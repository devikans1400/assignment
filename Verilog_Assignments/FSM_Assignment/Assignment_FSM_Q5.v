==> flow/design.v <==
`timescale 1ns / 1ps
module mod_sram(
    input wire clk,
    input wire reset,
    input wire wr_en,
    input wire rd_en,
    input wire burst_en,
    input wire [2:0] burst_len,      
    input wire [7:0] data_in,
    input wire [7:0] addr,
    output reg [7:0] data_out,
    output reg error_flag
);
reg [7:0] mem [255:0];               
reg [2:0] burst_count;
reg burst_active;
always @(posedge clk or posedge reset) begin
    if (reset) begin
        data_out <= 8'b0;
        error_flag <= 0;
        burst_count <= 0;
        burst_active <= 0;
    end else begin
        error_flag <= 0;
        if (wr_en && rd_en) begin
            error_flag <= 1;
        end
        if (addr > 8'd255) begin
            error_flag <= 1;
        end
        if (burst_en && !burst_active) begin
            burst_active <= 1;
            burst_count <= 0;
        end
        if (burst_active) begin
            if (burst_count < burst_len) begin
                if (wr_en) begin
                    mem[addr + burst_count] <= data_in;  
                end else if (rd_en) begin
                    data_out <= mem[addr + burst_count];  
                end
                burst_count <= burst_count + 1;
            end else begin
                burst_active <= 0; 
            end
        end else begin
            if (wr_en) begin
                mem[addr] <= data_in;
            end else if (rd_en) begin
                data_out <= mem[addr];
            end
        end
    end
end
endmodule
* Reports on mod_sram
Tool output for the design above, in the order of the flow. Lines are those of the file above, counted from 1. A cell with n/a has no value.
Inputs: top mod_sram, clock input clk, standard-cell library sky130hd, corner tt_025C_1v80

* After elaboration
Yosys after proc, flatten, opt, wreduce and memory -nomap, before mapping. Print and check cells are not counted. Equal cells are merged and count once.
Cells by class: add/sub/neg operators 2, $lt $le $gt $ge 2, equality and inequality tests 771, mux-type cells 1552, bitwise operators 1, reduce/logical cells 520
Operators by type and width (number):
- two-way mux 8 bit | 1542
- case mux 8 bit (select 256 bit) | 2
- == test 8 bit (second input constant) | 256
- AND reduction 6 bit | 256
- == test 8 x 7 -> 1 bit (second input constant) | 128
- inequality test 2 x 1 -> 1 bit (second input constant) | 258
- nonzero test 2 bit | 258
- == test 8 x 6 -> 1 bit (second input constant) | 64
- == test 8 x 5 -> 1 bit (second input constant) | 32
- == test 8 x 4 -> 1 bit (second input constant) | 16
- == test 8 x 3 -> 1 bit (second input constant) | 8
- == test 8 x 2 -> 1 bit (second input constant) | 4
- == test 8 x 1 -> 1 bit (second input constant) | 2
- logical NOT 8 bit | 2
- two-way mux 3 bit | 3
- adder 8 x 3 -> 8 bit | 1
- greater-than comparator 8 bit (second input constant) | 1
- inequality test 2 bit (second input constant) | 3
- AND reduction 5 bit | 1
- two-way mux 1 bit | 5
- adder 3 x 1 -> 3 bit (second input constant) | 1
- less-than comparator 3 bit | 1
- logical AND 1 bit | 2
- NOT 1 bit | 1
- logical NOT 1 bit | 1
Bit counts: bits in registers 2061, input port bits 24, output and inout bits 9, cells after elaboration 3108

* Logic depth
Yosys ltp: most cells in a row. Word level: on the elaborated netlist, between registers, memories and ports. Mapped: between sequential cells and ports; inverters and the memories' decode and read muxes count.
Logic depth: depth after elaboration 7, ABC_AREA 0, mapped depth 21, mapped depth without buffers 13

* Synthesis result
Yosys stat after the flow's synthesis: flattened, memories mapped to cells. It holds for the ABC_AREA given above (unset counts as 0); a run with the other value may have another netlist. Totals and module areas in this step are rounded.
Mapped netlist: cell count 7899, chip area (Yosys) 0.098 sq mm, area of sequential cells 0.062 sq mm, flip-flops 2061, buffer cells 747
Cell types:
- sky130_fd_sc_hd__edfxtp_1 | number 2048, area in all 6.15E+04 sq um
- sky130_fd_sc_hd__a22oi_1 | number 1045, area in all 7.85E+03 sq um
- sky130_fd_sc_hd__nor2_1 | number 581, area in all 2.18E+03 sq um
- sky130_fd_sc_hd__a21oi_1 | number 362, area in all 1.81E+03 sq um
- sky130_fd_sc_hd__nand3_1 | number 356, area in all 1.78E+03 sq um
- sky130_fd_sc_hd__a22o_1 | number 200, area in all 1751.68 sq um
- sky130_fd_sc_hd__clkbuf_1 | number 427, area in all 1.6E+03 sq um
- sky130_fd_sc_hd__a32oi_1 | number 168, area in all 1.47E+03 sq um
- sky130_fd_sc_hd__nand2_1 | number 372, area in all 1.4E+03 sq um
- sky130_fd_sc_hd__o22ai_1 | number 214, area in all 1.34E+03 sq um
- sky130_fd_sc_hd__a222oi_1 | number 130, area in all 1.3E+03 sq um
- sky130_fd_sc_hd__nor3_1 | number 254, area in all 1.27E+03 sq um
- sky130_fd_sc_hd__nand4_1 | number 162, area in all 1.01E+03 sq um
- sky130_fd_sc_hd__a31oi_1 | number 148, area in all 925.888 sq um
- sky130_fd_sc_hd__a221oi_1 | number 99, area in all 867.082 sq um
- sky130_fd_sc_hd__buf_2 | number 150, area in all 750.72 sq um
- sky130_fd_sc_hd__nor4_1 | number 109, area in all 681.904 sq um
- sky130_fd_sc_hd__a32o_1 | number 67, area in all 670.643 sq um
Not listed: further types 70, cells in them 1007.

* Timing after synthesis
OpenSTA on the mapped netlist: ideal clock, no wires. The path of least setup slack (recovery checks aside). Input and output delay are each 20% of the period. Register names are those of the netlist, which keeps one name where synthesis merged equal registers.
Path post-synthesis: path type input-to-reg, start point input port addr[1], end point register mem[91][0], clock period 8.1 ns, input delay 1.620 ns, setup time 0.375 ns, launch time at the first pin 1.620 ns, arrival 5.812 ns, required time 7.725 ns, path slack 1.913 ns, path delay 4.567 ns, stages 16, path buffers 9, period reached after synthesis 6.187 ns
"path delay" is the arrival time less input delay plus setup time. "stages": output pins that drive a net of the path, with the launching flip-flop's if there is one; two outputs of one cell count as two. "period reached after synthesis" is the clock period less the worst setup slack; recovery checks do not enter. This is arithmetic on one report: input and output delays are still those of the set period (20% each). The rows between start and end are the longest chain of elaborated cells between them; the timing report does not say that the signal goes this way. Where chains are equally long, one stands for them. A line is the first line of the expression or statement that the cell stems from. Yosys adds cells for indexed reads and writes and turns some case tables into memories. Lines with a computed index may be missing from the assigning lines. Only ways into the end's enable, where the timed path ends, are counted here.
Between the ends, post-synthesis: cell sequence sky130_fd_sc_hd__clkbuf_1 sky130_fd_sc_hd__clkbuf_1 sky130_fd_sc_hd__clkbuf_1 sky130_fd_sc_hd__inv_1 sky130_fd_sc_hd__fa_1 sky130_fd_sc_hd__buf_2 sky130_fd_sc_hd__nand2b_1 sky130_fd_sc_hd__o221a_2 sky130_fd_sc_hd__buf_2 sky130_fd_sc_hd__nor3_2 sky130_fd_sc_hd__clkbuf_1 sky130_fd_sc_hd__clkbuf_1 sky130_fd_sc_hd__clkbuf_1 sky130_fd_sc_hd__clkbuf_1 sky130_fd_sc_hd__nand3_1 sky130_fd_sc_hd__a21oi_1, cells in the longest elaborated chain 4, elaborated cells between the ends (all ways) 6, those cells by class 1 x add/sub; 3 x eq/ne; 2 x reduce/logical
Ends and longest elaborated chain, post-synthesis:
- start, declared | RTL line 10 | input wire [7:0] addr,
- adder 8 x 3 -> 8 bit | RTL line 38 | mem[addr + burst_count] <= data_in;
- == test 8 x 7 -> 1 bit | RTL line 38
- inequality test 2 x 1 -> 1 bit
- AND reduction 6 bit
- end, assigned | RTL line 48 | mem[addr] <= data_in;
- end, declared | RTL line 14 | reg [7:0] mem [255:0];

Stored flow runs of mod_sram (2 of them; Yosys, OpenROAD, sky130hd). They differ in their settings and are not a sequence. Constraints: input delay and output delay 20% of the set period each, output load 0.01 pF.

* Record 1 | settings: period_ns 11.9; CORE_UTILIZATION 45; SETUP_SLACK_MARGIN 2.74; PLACE_DENSITY_LB_ADDON 0.19; CELL_PAD_IN_SITES_GLOBAL_PLACEMENT 2; ABC_AREA 0; CAP_MARGIN 20; CORE_MARGIN 2; SLEW_MARGIN 20 | incomplete, routing halted on GRT-0116
* Record 2 | settings: period_ns 6.25; CORE_UTILIZATION 18; SETUP_SLACK_MARGIN 1.04; PLACE_DENSITY_LB_ADDON 0.17; CORE_ASPECT_RATIO 1.12; CELL_PAD_IN_SITES_GLOBAL_PLACEMENT 1; TNS_END_PERCENT 20; GPL_TIMING_DRIVEN 0; GPL_ROUTABILITY_DRIVEN 1; CAP_MARGIN 0; SLEW_MARGIN 30; CORE_MARGIN 2 | incomplete, routing halted on GRT-0116
